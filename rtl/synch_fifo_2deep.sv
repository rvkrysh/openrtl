==> flow/design.v <==
`default_nettype none
module synch_fifo_2deep #(
  parameter WIDTH = 32
) (
  input wire clk,
  input wire [WIDTH-1:0] wdata,
  input wire wen,
  output wire wrdy,
  output reg [WIDTH-1:0] rdata,
  input wire ren,
  output wire rrdy
);
reg [WIDTH-1:0] buffer [0:1];
reg [1:0] wptr = 0;
reg [1:0] rptr = 0;
wire full = (wptr[1] != rptr[1]) && (wptr[0] == rptr[0]);
wire empty = (wptr == rptr);
assign wrdy = !full;
assign rrdy = !empty;
always @(posedge clk) begin
  if (wrdy && wen) begin
    buffer[wptr[0]] <= wdata;
    wptr <= wptr + 1;
  end
end
wire [1:0] rptr_next = (rrdy && ren) ? rptr + 1 : rptr;
always @(posedge clk) begin
  rptr <= rptr_next;
end
assign rdata = buffer[rptr[0]];
endmodule
`default_nettype wire
Tool chain data of synch_fifo_2deep

The steps from the RTL of synch_fifo_2deep to its reports follow in flow order.
Line numbers count from 1 in the design file above.
The mark n/a stands for no value.

Top: synch_fifo_2deep
Clock: clk
Library: sky130hd
Timing corner: tt_025C_1v80

Elaborated design

Yosys after proc, flatten, opt, wreduce and memory -nomap, before mapping. Enables and synchronous resets that opt folds into registers are not counted as muxes. Memory bits, and registers merged into a memory's read port (data or address), are not among the register bits. Print and check cells are not counted. Equal cells are merged and count once.
Memory sizes are those after Yosys's memory passes, which may raise the word count (mostly to a power of two), join words into wider ones and drop unused or constant bits.

Elaborated cells: 16
Output and inout port bits: 34
Memory bits (writable): 64
Register bits: 4
Bits of input ports: 35
Memory cells: 1

Memory list:

| name   | words | bits a word | rd ports | wr ports | line | RTL |
| buffer | 2     | 32          | 1        | 1        | 13   | `reg [WIDTH-1:0] buffer [0:1];` |

Reduce/logical cells: 5
Add/subtract/negate cells: 2
Eq/ne operators: 3
Multiplexer cells: 3

Operators with widths:

| kind                                                           | count |
| 32-bit 2-to-1 mux                                              | 1 |
| 2-bit by 1-bit adder with 2-bit output (second input constant) | 2 |
| 1-bit logical AND                                              | 3 |
| 1-bit zero test                                                | 2 |
| 2-bit == test                                                  | 1 |
| 1-bit 2-to-1 mux                                               | 2 |
| 1-bit == test                                                  | 1 |
| 1-bit != test                                                  | 1 |

Longest topological paths

Depth = most cells in a row (Yosys ltp): at word level without a register or memory, in the mapped netlist without a sequential cell, where the memories' decode and read muxes count.

Depth after elaboration: 5
ABC_AREA: 0
Depth in mapped cells: 3
Depth with buffers taken out: 2

After synthesis

Source: synth_stat.txt of the flow (Yosys; design flattened, memories mapped). It holds for the ABC_AREA given above (unset counts as 0); a run with the other value may have another netlist.

Buffer cells: 4
Flip-flops: 68
Sequential area: 2042.0 µm²
Cells in the netlist: 118
Mapped area: 2666.3 µm²

Cell types:

| cell type                 | count | total area (µm²) |
| sky130_fd_sc_hd__edfxtp_1 | 68    | 2.04E+03 |
| sky130_fd_sc_hd__mux2_4   | 26    | 390.374 |
| sky130_fd_sc_hd__mux2_2   | 6     | 67.565 |
| sky130_fd_sc_hd__buf_12   | 2     | 40.038 |
| sky130_fd_sc_hd__xor2_1   | 3     | 26.275 |
| sky130_fd_sc_hd__xnor2_2  | 1     | 16.266 |
| sky130_fd_sc_hd__a21boi_0 | 2     | 15.014 |
| sky130_fd_sc_hd__buf_8    | 1     | 15.014 |
| sky130_fd_sc_hd__buf_6    | 1     | 11.261 |
| sky130_fd_sc_hd__nand2_1  | 3     | 11.261 |
| sky130_fd_sc_hd__o211a_1  | 1     | 10.01 |
| sky130_fd_sc_hd__xnor2_1  | 1     | 8.758 |
| sky130_fd_sc_hd__inv_1    | 2     | 7.507 |
| sky130_fd_sc_hd__a21oi_1  | 1     | 5.005 |

Path before layout

OpenSTA on the mapped netlist: ideal clock, no wires. The path of least setup slack (recovery checks aside). Input and output delay are each 20% of the period. Register names are those of the netlist, which keeps one name where synthesis merged equal registers.

Path type: input port to flip-flop
Start point: input port wen
End point: memory buffer[1][0]
Library setup time: 432 ps
Delay of the path: 2071 ps
Driving pins on the path: 2
Clock period: 3900 ps
Data required time: 3468 ps
Input delay: 780 ps
Path buffers: 0
Path slack: 1049 ps
Time at the first pin: 780 ps
Arrival time: 2419 ps
Synthesis period reached: 2851 ps

"delay of the path" is the arrival time less input delay plus setup time.
"driving pins on the path": output pins that drive a net of the path, with the launching flip-flop's if there is one; two outputs of one cell count as two.
"synthesis period reached" is the clock period less the worst setup slack; recovery checks do not enter. This is arithmetic on one report: input and output delays are still those of the set period (20% each).
The rows between start and end are the longest chain of elaborated cells between them; the timing report does not say that the signal goes this way. Where chains are equally long, one stands for them.
A line is the first line of the expression or statement that the cell stems from. Yosys adds cells for indexed reads and writes and turns some case tables into memories.
The path ends at the enable pin of a flip-flop; only ways to that pin are counted.

Cells stage by stage: sky130_fd_sc_hd__nand2_1 sky130_fd_sc_hd__a21oi_1
Cells in the longest elaborated chain: 2
Elaborated cells on any way between the ends: 3
RTL lines with such cells: 1
Those cells by class: 2 x mux; 1 x reduce/logical

RTL lines, path post-synthesis:

| element           | line | RTL |
| from (decl)       | 7    | `input wire wen,` |
| 1-bit logical AND | 21   | `if (wrdy && wen) begin` |
| 1-bit 2-to-1 mux  | 21   |  |
| to (decl)         | 13   | `reg [WIDTH-1:0] buffer [0:1];` |

Timing after layout

Path of least setup slack in the final report of record 1 (OpenROAD, finished layout, wires in). Where an end is a register, its clock arrival counts in the times.
The path's times are printed in steps of 10 ps; the period is the one set.

Path type: flip-flop to output port
Start point: register rptr[0]
End point: output port rdata[13]
Arrival time: 2250 ps
Time at the first pin: 330 ps
Output delay: 710 ps
Path buffers: 2
Clock period: 3530 ps
Data required time: 2820 ps
Driving pins on the path: 4
Path slack: 580 ps

The rows between start and end are the longest chain of elaborated cells between them; the timing report does not say that the signal goes this way. Where chains are equally long, one stands for them.
A memory read counts as a cell of the chain, while the word-level depth stops at memories.

Cells stage by stage: sky130_fd_sc_hd__edfxtp_1 sky130_fd_sc_hd__buf_12 sky130_fd_sc_hd__mux2_4 sky130_fd_sc_hd__clkdlybuf4s50_1
Cells in the longest elaborated chain: 1
Elaborated cells on any way between the ends: 1
RTL lines with such cells: 1
Those cells by class: 1 x memory

RTL lines, path after layout:

| element           | line | RTL |
| from (decl)       | 15   | `reg [1:0] rptr = 0;` |
| from (assign)     | 28   | `rptr <= rptr_next;` |
| memory 2 x 32 bit | 13   | `reg [WIDTH-1:0] buffer [0:1];` |
| to (decl)         | 9    | `output reg [WIDTH-1:0] rdata,` |

Lab notebook: synch_fifo_2deep

Measured results for synch_fifo_2deep: 2 stored runs of the Yosys and OpenROAD flow on sky130hd. The settings differ; the order carries no meaning. The constraints put input and output delay at 20% of the set period each and load the outputs with 0.01 pF.
"achieved period" means the clock period less the worst setup slack. The figure is calculated, with input and output delays left at 20% of the set period.
"time on the worst setup path" means the part of the period allowed to the worst setup path (the constraints hold back 20% at inputs and 20% at outputs) less its slack; where the path has registers, the arrival times of their clocks count too.
"time on the worst setup path" is known to 10 ps.
Settings: . = not set for that run.

| setting or result                    | record 1                 | record 2                 |
| period_ns                            | 3.53                     | 2.46                     |
| CORE_UTILIZATION                     | 47                       | 46                       |
| SETUP_SLACK_MARGIN                   | -0.26                    | .                        |
| CORE_ASPECT_RATIO                    | 1.8                      | 0.76                     |
| CORE_MARGIN                          | 6                        | 2                        |
| CELL_PAD_IN_SITES_GLOBAL_PLACEMENT   | 2                        | 3                        |
| CELL_PAD_IN_SITES_DETAIL_PLACEMENT   | 1                        | .                        |
| MIN_ROUTING_LAYER                    | met1                     | .                        |
| CAP_MARGIN                           | 20                       | 20                       |
| SLEW_MARGIN                          | 20                       | 5                        |
| PLACE_DENSITY_LB_ADDON               | .                        | 0.13                     |
| CTS_CLUSTER_SIZE                     | .                        | 11                       |
| utilization after routing (%)        | 66.2                     | 63.4                     |
| lowest hold slack (ps)               | 693                      | 667                      |
| achieved period (ps)                 | 2953                     | 2313                     |
| setup slack of the worst path (ps)   | 577                      | 147                      |
| full die area (µm²)                  | 7703.2                   | 6426.9                   |
| total negative setup slack (ps)      | 0                        | 0                        |
| time on the worst setup path (ps)    | 2250                     | 1820                     |
| critical path type                   | flip-flop to output port | flip-flop to output port |
| netlist area reported by Yosys (µm²) | 2666.3                   | 2666.3                   |
